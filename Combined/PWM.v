==> flow/design.v <==
module PWM (clk, rst_n, wrt_duty, duty, CH_A, CH_B);
  input clk;
  input rst_n;
  input wrt_duty;
  input [13:0] duty;
  output reg CH_A;
  output reg CH_B;
  reg [13:0] duty_ff;
  reg [12:0] cnt;
  wire [12:0] duty_2s;
	wire empty;
	wire eq;
	wire CH_A_nxt;
	wire CH_B_nxt;
  always@(posedge clk or negedge rst_n) begin
    if(!rst_n)
      duty_ff <= 0;
    else if(wrt_duty == 1)
      duty_ff <= duty;
    else
      duty_ff <= duty_ff;
  end
  always@(posedge clk or negedge rst_n) begin
    if(!rst_n)
      cnt <= 0;
	 else if(wrt_duty)
		cnt <= 0;
    else
      cnt <= cnt + 1;
  end
  assign empty = ~|cnt;
  assign duty_2s = (~duty_ff[12:0]) + 1;
  assign eq = (cnt == (duty_ff[13] ? duty_2s[12:0] : duty_ff[12:0]));
  assign CH_A_nxt = (duty_ff[13] || eq) ? 0 :
                    empty               ? 1 :
                    CH_A;
  always@(posedge clk or negedge rst_n) begin
      if(!rst_n)
        CH_A <= 0;
      else if(wrt_duty)
			CH_A <= 0;
		else
        CH_A <= CH_A_nxt;
  end
  assign CH_B_nxt = ((!duty_ff[13]) || eq) ? 0 :
                    empty                  ? 1 :
                    CH_B;            
  always@(posedge clk or negedge rst_n) begin
      if(!rst_n)
        CH_B <= 0;
      else if(wrt_duty)
		  CH_B <= 0;	 
		else
        CH_B <= CH_B_nxt;
  end
endmodule
==> Tool chain data of PWM <==
The steps from the RTL of PWM to its reports follow in flow order.
Lines are those of the file above, counted from 1.
Operators: Yosys type, input widths -> output width; for muxes data width and select width s.
{ "setup": {"top_module": "PWM", "clock": "clk", "library": "sky130hd", "pvt_corner": "tt_025C_1v80"} }

==> Elaborated design <==
Source: Yosys, flattened and elaborated, memories not mapped. Widths are those after wreduce. Registers that Yosys merges into a memory's read port (data or address) are not register bits. Print and check cells do not count. Equal cells are merged and count once.
{ "op_classes": {"n_reduce_logical": 4, "bitwise": 1, "mux": 7, "eq_ne": 3, "addsub": 2} }
{ "op_table": {"columns": ["operator", "n"], "rows": [
  ["$add 13x1->13 const B", 2],
  ["$mux 13", 2],
  ["$eq 13x13->1", 1],
  ["$not 13->13", 1],
  ["$reduce_or 13->1", 1],
  ["$ne 3x2->1 const B", 2],
  ["$mux 1", 5],
  ["$logic_or 1x1->1", 2],
  ["$logic_not 1->1", 1]
]} }
{ "word_totals": {"output_inout_bits": 2, "word_cells": 21, "ff_bits": 29} }

==> Logic depth <==
Depth = most cells in a row (Yosys ltp): at word level without a register or memory, in the mapped netlist without a sequential cell, where the memories' decode and read muxes count.
{ "depth": {"ltp_word": 7, "ABC_AREA": 0, "mapped_depth": 7} }

==> Mapped cells and area <==
Yosys stat after the flow's synthesis: flattened, memories mapped to cells. It holds for the ABC_AREA given above (unset counts as 0); a run with the other value may have another netlist.
The area totals of this step are shown rounded.
{ "mapped": {"synth_area_um2": 1700, "buffers": 7, "sequential_area_um2": 730, "stdcells": 176, "ff_cells": 29} }
{ "by_type": {"columns": ["cell", "n"], "rows": [
  ["sky130_fd_sc_hd__dfrtp_1", 29],
  ["sky130_fd_sc_hd__xor2_1", 15],
  ["sky130_fd_sc_hd__mux2_2", 11],
  ["sky130_fd_sc_hd__xnor2_1", 13],
  ["sky130_fd_sc_hd__nor2_1", 18],
  ["sky130_fd_sc_hd__nand3_1", 8],
  ["sky130_fd_sc_hd__ha_1", 3],
  ["sky130_fd_sc_hd__nand2_1", 8],
  ["sky130_fd_sc_hd__inv_1", 7],
  ["sky130_fd_sc_hd__o41ai_1", 3],
  ["sky130_fd_sc_hd__a31oi_1", 4],
  ["sky130_fd_sc_hd__and3_1", 4],
  ["sky130_fd_sc_hd__nor4_1", 4],
  ["sky130_fd_sc_hd__o21ai_0", 5],
  ["sky130_fd_sc_hd__or3_1", 4],
  ["sky130_fd_sc_hd__nor3_1", 4],
  ["sky130_fd_sc_hd__a21o_1", 2],
  ["sky130_fd_sc_hd__a21oi_1", 3]
]} }
Not listed: further types 23, cells in them 31.

==> Timing after synthesis <==
Source: OpenSTA report_checks on the synthesized netlist (no wires, ideal clock, input and output delay 20% of the period each), path of least setup slack; recovery checks are left aside. Register names are those of the netlist, which keeps one name where synthesis merged equal registers.
{ "synth_timing": {"path_kind": "register to register", "start": "register duty_ff[2]", "end": "register CH_A", "arrival_time_ns": 2.069, "t_required_ns": 2.288, "path_buffers": 1, "clock_period_ns": 2.37, "delay_ns": 2.151, "path_slack_ns": 0.219, "driving_pins": 7, "synth_period_reached_ns": 2.151} }
"delay_ns" is the arrival time less input delay plus setup time.
"driving_pins" counts driving pins, that of a launching flip-flop among them; a cell with two outputs on the path counts twice.
"synth_period_reached_ns" = period - worst setup slack (recovery checks aside). The figure is calculated, with input and output delays left at 20% of the set period.
The rows between start and end are the longest chain of elaborated cells between them; the timing report does not say that the signal goes this way. Where chains are equally long, one stands for them.
A line is the first line of the expression or statement that the cell stems from. Yosys adds cells for indexed reads and writes and turns some case tables into memories.
A register here has more assigning lines than the two given.
{ "synth_between": {"cell_sequence": "sky130_fd_sc_hd__dfrtp_1 -> sky130_fd_sc_hd__or4_1 -> sky130_fd_sc_hd__clkbuf_2 -> sky130_fd_sc_hd__or4_1 -> sky130_fd_sc_hd__a21o_1 -> sky130_fd_sc_hd__a41o_1 -> sky130_fd_sc_hd__a31oi_1", "elab_chain_len": 7, "cells_between": 8, "cone_lines": 4, "cone_classes": "add/sub (1); eq/ne (2); mux (3); logic (1); reduce/logical (1)"} }
{ "synth_lines": {"columns": ["item", "line_no", "rtl"], "rows": [
  ["from (decl)", 8, "reg [13:0] duty_ff;"],
  ["from (assign)", 19, "duty_ff <= duty;"],
  ["from (assign)", 21, "duty_ff <= duty_ff;"],
  ["$not 13->13", 32, "assign duty_2s = (~duty_ff[12:0]) + 1;"],
  ["$add 13x1->13", 32, null],
  ["$mux 13", 33, "assign eq = (cnt == (duty_ff[13] ? duty_2s[12:0] : duty_ff[12:0]));"],
  ["$eq 13x13->1", 33, null],
  ["$logic_or 1x1->1", 34, "assign CH_A_nxt = (duty_ff[13] || eq) ? 0 :"],
  ["$mux 1", 34, null],
  ["$mux 1", 40, "else if(wrt_duty)"],
  ["to (assign)", 39, "CH_A <= 0;"],
  ["to (assign)", 43, "CH_A <= CH_A_nxt;"],
  ["to (decl)", 6, "output reg CH_A;"]
]} }

==> Path in the finished layout <==
From the final timing report of run 1: the path of least setup slack in the routed layout; clock arrival at registers is part of the times.
{ "layout_timing": {"path_kind": "register to register", "start": "register duty_ff[5]", "end": "register CH_B", "path_buffers": 0, "path_slack_ns": -0.49, "t_required_ns": 1.71, "clock_period_ns": 1.51, "driving_pins": 6, "arrival_time_ns": 2.21} }
The rows between start and end are the longest chain of elaborated cells between them; the timing report does not say that the signal goes this way. Where chains are equally long, one stands for them.
A register here has more assigning lines than the two given.
{ "layout_between": {"cell_sequence": "sky130_fd_sc_hd__dfrtp_1 -> sky130_fd_sc_hd__or4_4 -> sky130_fd_sc_hd__or4_1 -> sky130_fd_sc_hd__a21o_1 -> sky130_fd_sc_hd__a41o_1 -> sky130_fd_sc_hd__a31oi_1", "elab_chain_len": 7, "cells_between": 8, "cone_lines": 4, "cone_classes": "add/sub (1); eq/ne (2); mux (3); logic (1); reduce/logical (1)"} }
{ "layout_lines": {"columns": ["item", "line_no", "rtl"], "rows": [
  ["from (decl)", 8, "reg [13:0] duty_ff;"],
  ["from (assign)", 19, "duty_ff <= duty;"],
  ["from (assign)", 21, "duty_ff <= duty_ff;"],
  ["$not 13->13", 32, "assign duty_2s = (~duty_ff[12:0]) + 1;"],
  ["$add 13x1->13", 32, null],
  ["$mux 13", 33, "assign eq = (cnt == (duty_ff[13] ? duty_2s[12:0] : duty_ff[12:0]));"],
  ["$eq 13x13->1", 33, null],
  ["$logic_or 1x1->1", 45, "assign CH_B_nxt = ((!duty_ff[13]) || eq) ? 0 :"],
  ["$mux 1", 45, null],
  ["$mux 1", 51, "else if(wrt_duty)"],
  ["to (assign)", 50, "CH_B <= 0;"],
  ["to (assign)", 54, "CH_B <= CH_B_nxt;"],
  ["to (decl)", 7, "output reg CH_B;"]
]} }

Memo
Re: implementation data of PWM

Flow measurements of PWM on sky130hd: 2 stored runs with different settings, listed in no order. Input and output delays are each 20% of the period that was set; the output load is 0.01 pF.
"timing.achieved_period_ns" = clock period - worst setup slack. The figure is calculated, with input and output delays left at 20% of the set period.
"worst_path_ns" means the part of the period allowed to the worst setup path (the constraints hold back 20% at inputs and 20% at outputs) less its slack; where the path has registers, the arrival times of their clocks count too.
"power_total_mw": no workload was simulated; the value follows from the tool's default switching activity.
The results are shown rounded.
[
  {
    "run": "run 1",
    "settings": { "period_ns": 1.51, "CAP_MARGIN": 20, "CORE_MARGIN": 2, "CORE_UTILIZATION": 40, "SLEW_MARGIN": 20 },
    "results": { "synthesis_area_um2": 1700, "total_die_area_um2": 4900, "stdcell_area_um2": 2300, "finalUtil_frac": 0.57, "timing.setup.ws_ns": -0.49, "fin_tns_ns": -0.99, "power_total_mw": 2.1, "timing.achieved_period_ns": 2.004, "worst_path_ns": 2.00, "critical_path_type": "register to register" }
  },
  {
    "run": "run 2",
    "settings": { "period_ns": 1.74, "CORE_UTILIZATION": 63, "SETUP_SLACK_MARGIN": 0.14, "PLACE_DENSITY_LB_ADDON": 0.3, "CORE_ASPECT_RATIO": 1.93, "CORE_MARGIN": 3, "CELL_PAD_IN_SITES_GLOBAL_PLACEMENT": 3, "CELL_PAD_IN_SITES_DETAIL_PLACEMENT": 1, "GPL_ROUTABILITY_DRIVEN": 0, "CTS_CLUSTER_SIZE": 50, "CAP_MARGIN": 15, "SLEW_MARGIN": 20 },
    "outcome": "no results, placement failed with FLW-0024"
  }
]
